==> flow/design.v <==
module bank(clk, b1, b10, b50, b100, randNum1, randNum2, randNum3, randNum4, rst, balance);
input clk;
input b1;  
input b10;
input b50;
input b100;
input [3:0] randNum1;
input [3:0] randNum2;
input [3:0] randNum3;
input [3:0] randNum4;
input rst;
output reg[26:0] balance;
reg[26:0] balanceR = 100;
reg[26:0] deduction;
always @(posedge clk)
begin
	if (b100)
		deduction <= 100;
	else if (b50)
		deduction <= 50;
	else if (b10)
		deduction <= 10;
	else if (b1)
		deduction <= 1;
	else
		deduction <= 0;
end
always @(posedge clk)
begin
	balance <= balanceR;
    if(rst)
	begin
        balanceR <= 100;
	end
    else if(randNum1 == randNum2 && randNum2 == randNum3 && randNum3 == randNum4 && rst == 0)
    begin
        if(balance + (2*deduction) >= 1000)
            balanceR <= 1000;
        else
            balanceR <= balanceR + (2*deduction);
    end
	else if(rst == 0)
	begin
        if(balanceR - deduction <= 0)
            balanceR <= 0;
		else
            balanceR <= balanceR - deduction;
	end
end
endmodule
Step by step through the tools: bank
What the tools print for bank, step after step.
Lines are those of the file above, counted from 1.
Operators: Yosys type, input widths -> output width; for muxes data width and select width s.
Library cell names are shortened.
The mark n/a stands for no value.
Inputs
  design top: bank
  clock input: clk
  library: sky130hd
  corner: tt_025C_1v80

After elaboration
Yosys after proc, flatten, opt, wreduce and memory -nomap, before mapping. Memory bits, and registers merged into a memory's read port (data or address), are not among the register bits. Print and check cells are not counted.
Cells by class
  bitwise gates (word level): 1
  reductions and logical operators: 5
  equality and inequality tests: 3
  $add $sub $neg: 4
  order comparisons: 2
  multiplexer cells: 6
Operators with widths (number)
  $mux 27: 3
  $le 32x1->1 const B: 1
  $ge 29x10->1 const B: 1
  $sub 27x7->28: 1
  $add 27x8->28: 1
  $sub 27x7->27: 1
  $add 27x8->27: 1
  $eq 4x4->1: 3
  $mux 5: 1
  $mux 4: 1
  $logic_and 1x1->1: 3
  $reduce_or 3->1: 1
  $reduce_or 2->1: 1
  $not 1->1: 1
  $mux 1: 1
Word-level totals
  input bits: 22
  flip-flop bits (word level): 61
  cells after elaboration: 26
  output and inout bits: 27

Longest topological paths
Longest topological path by Yosys (ltp), each cell counted once; first at word level (registers and memories cut), then after technology mapping (sequential cells cut; the memories' decode and read muxes count).
Depth
  depth in word-level cells: 5
  ABC_AREA: 0
  mapped depth: 14
  mapped depth without buffers: 13

Mapped cells and area
Yosys stat after the flow's synthesis: flattened, memories mapped to cells. It holds for the ABC_AREA given above (unset counts as 0); a run with the other value may have another netlist.
The area totals of this step are shown rounded.
Cells by type
  dfxtp_1: number 60, total area 1.2E+03 um2
  ha_1: number 21, total area 262.752 um2
  a21oi_1: number 31, total area 155.149 um2
  xnor2_1: number 16, total area 140.134 um2
  nand2_1: number 33, total area 123.869 um2
  nor3_1: number 24, total area 120.115 um2
  nand4_1: number 18, total area 112.608 um2
  nor2_1: number 29, total area 108.854 um2
  a211oi_1: number 14, total area 105.101 um2
  a21o_1: number 14, total area 105.101 um2
  o21ai_0: number 21, total area 105.101 um2
  clkbuf_1: number 22, total area 82.579 um2
  inv_1: number 22, total area 82.579 um2
  a221oi_1: number 8, total area 70.067 um2
  and3_1: number 11, total area 68.816 um2
  nand2b_1: number 11, total area 68.816 um2
  nor4_1: number 11, total area 68.816 um2
  nand3_1: number 13, total area 65.062 um2
Other cell types: 45; their cells: 134.
Synthesis totals
  sequential area: 0.0012 mm2
  mapped cells: 513
  cell area after synthesis: 0.0041 mm2
  mapped flip-flops: 60

Timing after synthesis
OpenSTA on the mapped netlist: ideal clock, no wires. The path of least setup slack (recovery checks aside). Input and output delay are each 20% of the period. Register names are those of the netlist, which keeps one name where synthesis merged equal registers.
Path post-synthesis
  path type: register to register
  from: reg deduction[1]
  to: reg balanceR[20]
  data arrival time: 3186 ps
  path buffers: 1
  delay of the path: 3260 ps
  path slack: 119 ps
  period: 3380 ps
  driving pins on the path: 13
  required time: 3306 ps
  synthesis period reached: 3261 ps
"delay of the path" is the arrival time less input delay plus setup time.
"driving pins on the path": output pins that drive a net of the path, with the launching flip-flop's if there is one; two outputs of one cell count as two.
"synthesis period reached" is the clock period less the worst setup slack; recovery checks do not enter. This is arithmetic on one report: input and output delays are still those of the set period (20% each).
The rows between start and end are the longest chain of elaborated cells between them; the timing report does not say that the signal goes this way. Where chains are equally long, one stands for them.
Each line given opens the expression or statement behind the cell; cells for indexed reads and writes are added by Yosys, which also makes memories of some case tables.
A register here has more assigning lines than the two given.
Between the ends, post-synthesis
  path through: dfxtp_1 > inv_1 > fa_1 > a211oi_1 > nor3_1 > or2_2 > o31ai_1 > nor4_1 > and4_1 > a211oi_1 > buf_2 > o21ai_0 > a31oi_1
  cells in the longest elaborated chain: 4
  elaborated cells on any way between the ends: 9
  source lines of those cells: 5
  classes of those cells: 4 x add/sub; 2 x compare; 3 x mux
RTL lines, path post-synthesis
  start, assigned: line 18  | deduction <= 100;
  start, assigned: line 20  | deduction <= 50;
  $sub 27x7->28: line 44  | if(balanceR - deduction <= 0)
  $le 32x1->1: line 44
  $mux 27: line 44
  $mux 27: line 35  | else if(randNum1 == randNum2 && randNum2 == randNum3 && randNum3 == randNum4 && rst == 0)
  end, assigned: line 40  | balanceR <= balanceR + (2*deduction);
  end, assigned: line 47  | balanceR <= balanceR - deduction;
  end, declared: line 13  | reg[26:0] balanceR = 100;

Path in the finished layout
From the final timing report of run A: the path of least setup slack in the routed layout; clock arrival at registers is part of the times.
The path's times are printed in steps of 10 ps; the period is the one set.
Path post-layout
  path type: register to register
  from: reg deduction[0]
  to: reg balanceR[11]
  path buffers: 1
  driving pins on the path: 14
  required time: 4340 ps
  period: 4130 ps
  data arrival time: 4090 ps
  path slack: 250 ps
The rows between start and end are the longest chain of elaborated cells between them; the timing report does not say that the signal goes this way. Where chains are equally long, one stands for them.
A register here has more assigning lines than the two given.
Between the ends, post-layout
  path through: dfxtp_1 > ha_1 > inv_1 > fa_1 > a211oi_1 > nor3_1 > or3b_2 > nand2b_1 > nor4b_1 > and4_1 > a211oi_1 > buf_4 > a221oi_1 > a31oi_1
  cells in the longest elaborated chain: 4
  elaborated cells on any way between the ends: 9
  source lines of those cells: 5
  classes of those cells: 4 x add/sub; 2 x compare; 3 x mux
RTL lines, path post-layout
  start, assigned: line 18  | deduction <= 100;
  start, assigned: line 20  | deduction <= 50;
  $sub 27x7->28: line 44  | if(balanceR - deduction <= 0)
  $le 32x1->1: line 44
  $mux 27: line 44
  $mux 27: line 35  | else if(randNum1 == randNum2 && randNum2 == randNum3 && randNum3 == randNum4 && rst == 0)
  end, assigned: line 40  | balanceR <= balanceR + (2*deduction);
  end, assigned: line 47  | balanceR <= balanceR - deduction;
  end, declared: line 13  | reg[26:0] balanceR = 100;

Add stored flow runs of bank

Record of 2 stored runs of the RTL-to-layout flow on bank, platform sky130hd. The runs are unordered. Constraints: input delay and output delay 20% of the set period each, output load 0.01 pF.
"achieved clock period" means the clock period less the worst setup slack. The figure is calculated, with input and output delays left at 20% of the set period.
"worst setup path time" means the part of the period allowed to the worst setup path (the constraints hold back 20% at inputs and 20% at outputs) less its slack; where the path has registers, the arrival times of their clocks count too.
"power" is the tool's figure for a default switching activity; nothing was simulated.
"worst setup path time" is known to 10 ps.
Values from the reports are rounded here.
[run A] settings: period_ns=4.13, CORE_UTILIZATION=71, CAP_MARGIN=20, CORE_MARGIN=2, SLEW_MARGIN=20
[run A] result: chip area after synthesis (Yosys) 0.0041 mm2, die area 0.0064 mm2, utilization 88%, worst setup slack after layout 250 ps, power 3400 uW, achieved clock period 3875 ps, worst setup path time 3880 ps, worst setup path kind register to register
[run B] settings: period_ns=6.12, CORE_UTILIZATION=24, SETUP_SLACK_MARGIN=-0.45, CTS_CLUSTER_DIAMETER=302, CAP_MARGIN=10, MAX_ROUTING_LAYER=met4, CORE_MARGIN=2, SLEW_MARGIN=20
[run B] result: chip area after synthesis (Yosys) 0.0041 mm2, die area 0.018 mm2, utilization 30%, worst setup slack after layout 1800 ps, power 2300 uW, achieved clock period 4270 ps, worst setup path time 3050 ps, worst setup path kind input to register
